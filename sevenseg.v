==> flow/design.v <==
module sevenseg
(
	input              clk1,
	input       [3:0]  digit0,
	input       [3:0]  digit1,
	input       [3:0]  digit2,
	input       [3:0]  digit3,
	input       [1:0]  decplace,
	output reg  [6:0]  seg1,
	output reg  [3:0]  an1
);
reg   [1:0]  cnt;
reg   [3:0]   digit;
initial begin
  cnt = 2'b0;   
end
always @(cnt[16:15]) begin	 
	case (cnt[1:0])
		2'b11:   an1 <= 4'b1110;
		2'b10:   an1 <= 4'b1101;
		2'b01:   an1 <= 4'b1011;
		default: an1 <= 4'b0111;
	endcase
end
always @(cnt[1:0] or digit0 or digit1 or digit2 or digit3) begin  
	case (cnt[1:0])
		2'b00:   digit <= digit0;
		2'b01:   digit <= digit1;
		2'b10:   digit <= digit2;
		default: digit <= digit3;
	endcase
	case (digit)
		4'h0:    seg1 <= 7'b1000000;
		4'h1:    seg1 <= 7'b1111001;
		4'h2:    seg1 <= 7'b0100100;
		4'h3:    seg1 <= 7'b0110000;
		4'h4:    seg1 <= 7'b0011001;
		4'h5:    seg1 <= 7'b0010010;
		4'h6:    seg1 <= 7'b0000010;
		4'h7:    seg1 <= 7'b1111000;
		4'h8:    seg1 <= 7'b0000000;
		4'h9:    seg1 <= 7'b0010000;
		default: seg1 <= 7'b1111111;  
	endcase
end
always @(posedge clk1) begin
	if(cnt[1:0] == 2'b11)	 
		cnt[1:0]<=2'b00;
	else
		cnt <= cnt + 1;
end
endmodule
# From RTL to reports: sevenseg
# The steps from the RTL of sevenseg to its reports follow in flow order.
# Line numbers count from 1 in the design file above.
# Not given: -
# setup
top_module	sevenseg
clock	clk1
cell_library	sky130hd
pvt_corner	tt_025C_1v80

# Elaborated design
# Counts by Yosys on the flattened word-level netlist (proc, flatten, opt, wreduce; memories kept). Register bits leave out memories and registers merged into their read ports (data or address); mux counts leave out enables and synchronous resets folded into registers. Print and check cells are left out. Cells with the same type and inputs are merged into one.
# Memory sizes are those after Yosys's memory passes, which may raise the word count (mostly to a power of two), join words into wider ones and drop unused or constant bits.
# bits
reg_bits	2
latchBits	0
mem_bits_rw	0
romBits	112
clocked_rd_ports_x_width	0
n_memories	1
in_bits	19
out_inout_bits	11
wordCells	9
# op_classes
n_addsub	1
multipliers	0
n_div	0
n_cmp	0
equal	3
shift	0
mux	2
n_logic	0
reduce_logical	1
# memory_table
name	words	word_bits	read_ports	write_ports	line_no	rtl
(name not given)	16	7	1	0	32	case (digit)
# ops
op	count
4-bit case mux with 3-bit select	2
2-bit equality test with constant B	2
2-bit by 1-bit adder with 2-bit output with constant B	1
2-bit by 1-bit equality test with 1-bit output with constant B	1
2-bit logical NOT	1

# Logic depth
# Longest topological path by Yosys (ltp), each cell counted once; first at word level (registers and memories cut), then after technology mapping (sequential cells cut; the memories' decode and read muxes count).
# logic_depth
word_depth	2
abc_area	0
depth_mapped	8
mapped_depth_nobuf	8

# Netlist
# The flow's flattened synthesis, as Yosys stat reports it; memories are mapped. The netlist is that of the ABC_AREA named above (0 if unset); the other value can give another one.
# mapped
cells	52
synth_area_um2	401.6
sequential_area_um2	40.0
ff_cells	2
n_buf	0
# types
cell	count	area_total_um2
sky130_fd_sc_hd__ha_1	8	100.096
sky130_fd_sc_hd__a222oi_1	4	40.038
sky130_fd_sc_hd__dfxtp_1	2	40.038
sky130_fd_sc_hd__mux2i_1	4	40.038
sky130_fd_sc_hd__inv_1	10	37.536
sky130_fd_sc_hd__mux2_2	2	22.522
sky130_fd_sc_hd__a21oi_1	4	20.019
sky130_fd_sc_hd__mux2i_2	1	13.763
sky130_fd_sc_hd__nor2b_1	2	12.512
sky130_fd_sc_hd__nand2_1	3	11.261
sky130_fd_sc_hd__nand3_1	2	10.01
sky130_fd_sc_hd__o21ai_2	1	8.758
sky130_fd_sc_hd__a211oi_1	1	7.507
sky130_fd_sc_hd__inv_2	2	7.507
sky130_fd_sc_hd__nor2_1	2	7.507
sky130_fd_sc_hd__a31oi_1	1	6.256
sky130_fd_sc_hd__nand4_1	1	6.256
sky130_fd_sc_hd__nor3_1	1	5.005
sky130_fd_sc_hd__o21ai_0	1	5.005

# Path before layout
# Path of least setup slack by OpenSTA after synthesis, without wires, with an ideal clock, recovery checks aside; 20% of the period is set as input and as output delay. Where synthesis merged equal registers, the netlist keeps one of their names.
# synth_path
path_type	register -> output
startpoint	reg cnt[0]
endpoint	out seg1[1]
clock_period_ps	2460
out_delay_ps	492
t_first_pin_ps	0
arrival_ps	1838
required_time_ps	1968
slack_ps	130
delay_ps	1838
driving_pins	7
n_path_buf	0
synth_period_reached_ps	2330
# "delay_ps" = arrival - input delay + setup time.
# A path that ends at an output port has no setup time.
# "driving_pins" counts driving pins, that of a launching flip-flop among them; a cell with two outputs on the path counts twice.
# "synth_period_reached_ps" = period - worst setup slack (recovery checks aside). The figure is calculated, with input and output delays left at 20% of the set period.
# Between the ends stands the longest chain of elaborated cells between them, by number of cells; it is not shown to be the way that was timed. Of several equally long chains one is given.
# Each line given opens the expression or statement behind the cell; cells for indexed reads and writes are added by Yosys, which also makes memories of some case tables.
# The chain passes a memory read, where the word-level depth is cut; so it can be longer than that depth.
# synth_between
cell_sequence	sky130_fd_sc_hd__dfxtp_1 sky130_fd_sc_hd__inv_1 sky130_fd_sc_hd__ha_1 sky130_fd_sc_hd__a222oi_1 sky130_fd_sc_hd__mux2i_2 sky130_fd_sc_hd__ha_1 sky130_fd_sc_hd__o21ai_0
elab_chain_len	3
cells_between	5
classes_between	eq/ne: 2; mux: 1; reduce/logical: 1; memory: 1
# synth_rtl
item	line_no	rtl
start, declared	12	reg   [1:0]  cnt;
start, assigned	48	cnt[1:0]<=2'b00;
start, assigned	50	cnt <= cnt + 1;
2-bit equality test	26	case (cnt[1:0])
4-bit case mux with 3-bit select	26
memory read 16 x 7 bit	32	case (digit)
end, declared	9	output reg [6:0] seg1,

# Worst path after layout
# Path of least setup slack in the final report of entry A (OpenROAD, finished layout, wires in). Where an end is a register, its clock arrival counts in the times.
# The report prints the path's times to 10 ps; the period is as set.
# layout_path
path_type	register -> output
startpoint	reg cnt[1]
endpoint	out seg1[0]
clock_period_ps	1410
out_delay_ps	280
t_first_pin_ps	230
arrival_ps	2060
required_time_ps	1130
slack_ps	-930
driving_pins	10
n_path_buf	3
# Between the ends stands the longest chain of elaborated cells between them, by number of cells; it is not shown to be the way that was timed. Of several equally long chains one is given.
# The chain passes a memory read, where the word-level depth is cut; so it can be longer than that depth.
# layout_between
cell_sequence	sky130_fd_sc_hd__dfxtp_4 sky130_fd_sc_hd__inv_4 sky130_fd_sc_hd__ha_4 sky130_fd_sc_hd__a222oi_1 sky130_fd_sc_hd__mux2i_2 sky130_fd_sc_hd__buf_4 sky130_fd_sc_hd__buf_6 sky130_fd_sc_hd__o21ai_4 sky130_fd_sc_hd__nand3_1 sky130_fd_sc_hd__buf_2
elab_chain_len	3
cells_between	5
classes_between	eq/ne: 2; mux: 1; reduce/logical: 1; memory: 1
# layout_rtl
item	line_no	rtl
start, declared	12	reg   [1:0]  cnt;
start, assigned	48	cnt[1:0]<=2'b00;
start, assigned	50	cnt <= cnt + 1;
2-bit equality test	26	case (cnt[1:0])
4-bit case mux with 3-bit select	26
memory read 16 x 7 bit	32	case (digit)
end, declared	9	output reg [6:0] seg1,

# Module sevenseg, platform sky130hd: 2 stored runs of the flow (Yosys, OpenROAD) with differing settings, in no particular order. Input and output delays are each 20% of the period that was set; the output load is 0.01 pF.
# "worst_path_allowed_less_slack_ps" means the part of the period allowed to the worst setup path (the constraints hold back 20% at inputs and 20% at outputs) less its slack; where the path has registers, the arrival times of their clocks count too.
# "final_power_w" rests on the timing tool's default activity at the inputs, not on a simulated workload.
# "worst_path_allowed_less_slack_ps" is known to 10 ps.
# Among the settings, - means not set for that run.
# Among the results, - means that no value is shown for the run.
item,entry A,entry B
period_ns,1.41,3.05
CORE_UTILIZATION,20,69
SETUP_SLACK_MARGIN,0.11,-
PLACE_DENSITY_LB_ADDON,0.17,0.1
CORE_MARGIN,9,9
TNS_END_PERCENT,85,-
CAP_MARGIN,20,30
MAX_ROUTING_LAYER,met5,met5
SLEW_MARGIN,20,20
CORE_ASPECT_RATIO,-,1.33
ABC_AREA,-,1
GPL_ROUTABILITY_DRIVEN,-,1
CTS_CLUSTER_SIZE,-,89
CTS_CLUSTER_DIAMETER,-,128
die_area_um2,3945.1,-
ys_area_um2,401.6,-
setupTns_ps,-6339,-
ws_hold_ps,653,-
worst_path_allowed_less_slack_ps,2060,-
worst_path_kind,register -> output,-
final_power_w,0.000337,-
fin_util_frac,0.562,-
final_setup_ws_ps,-935,-
# Entry B: not finished: floorplanning ended with error PDN-0185
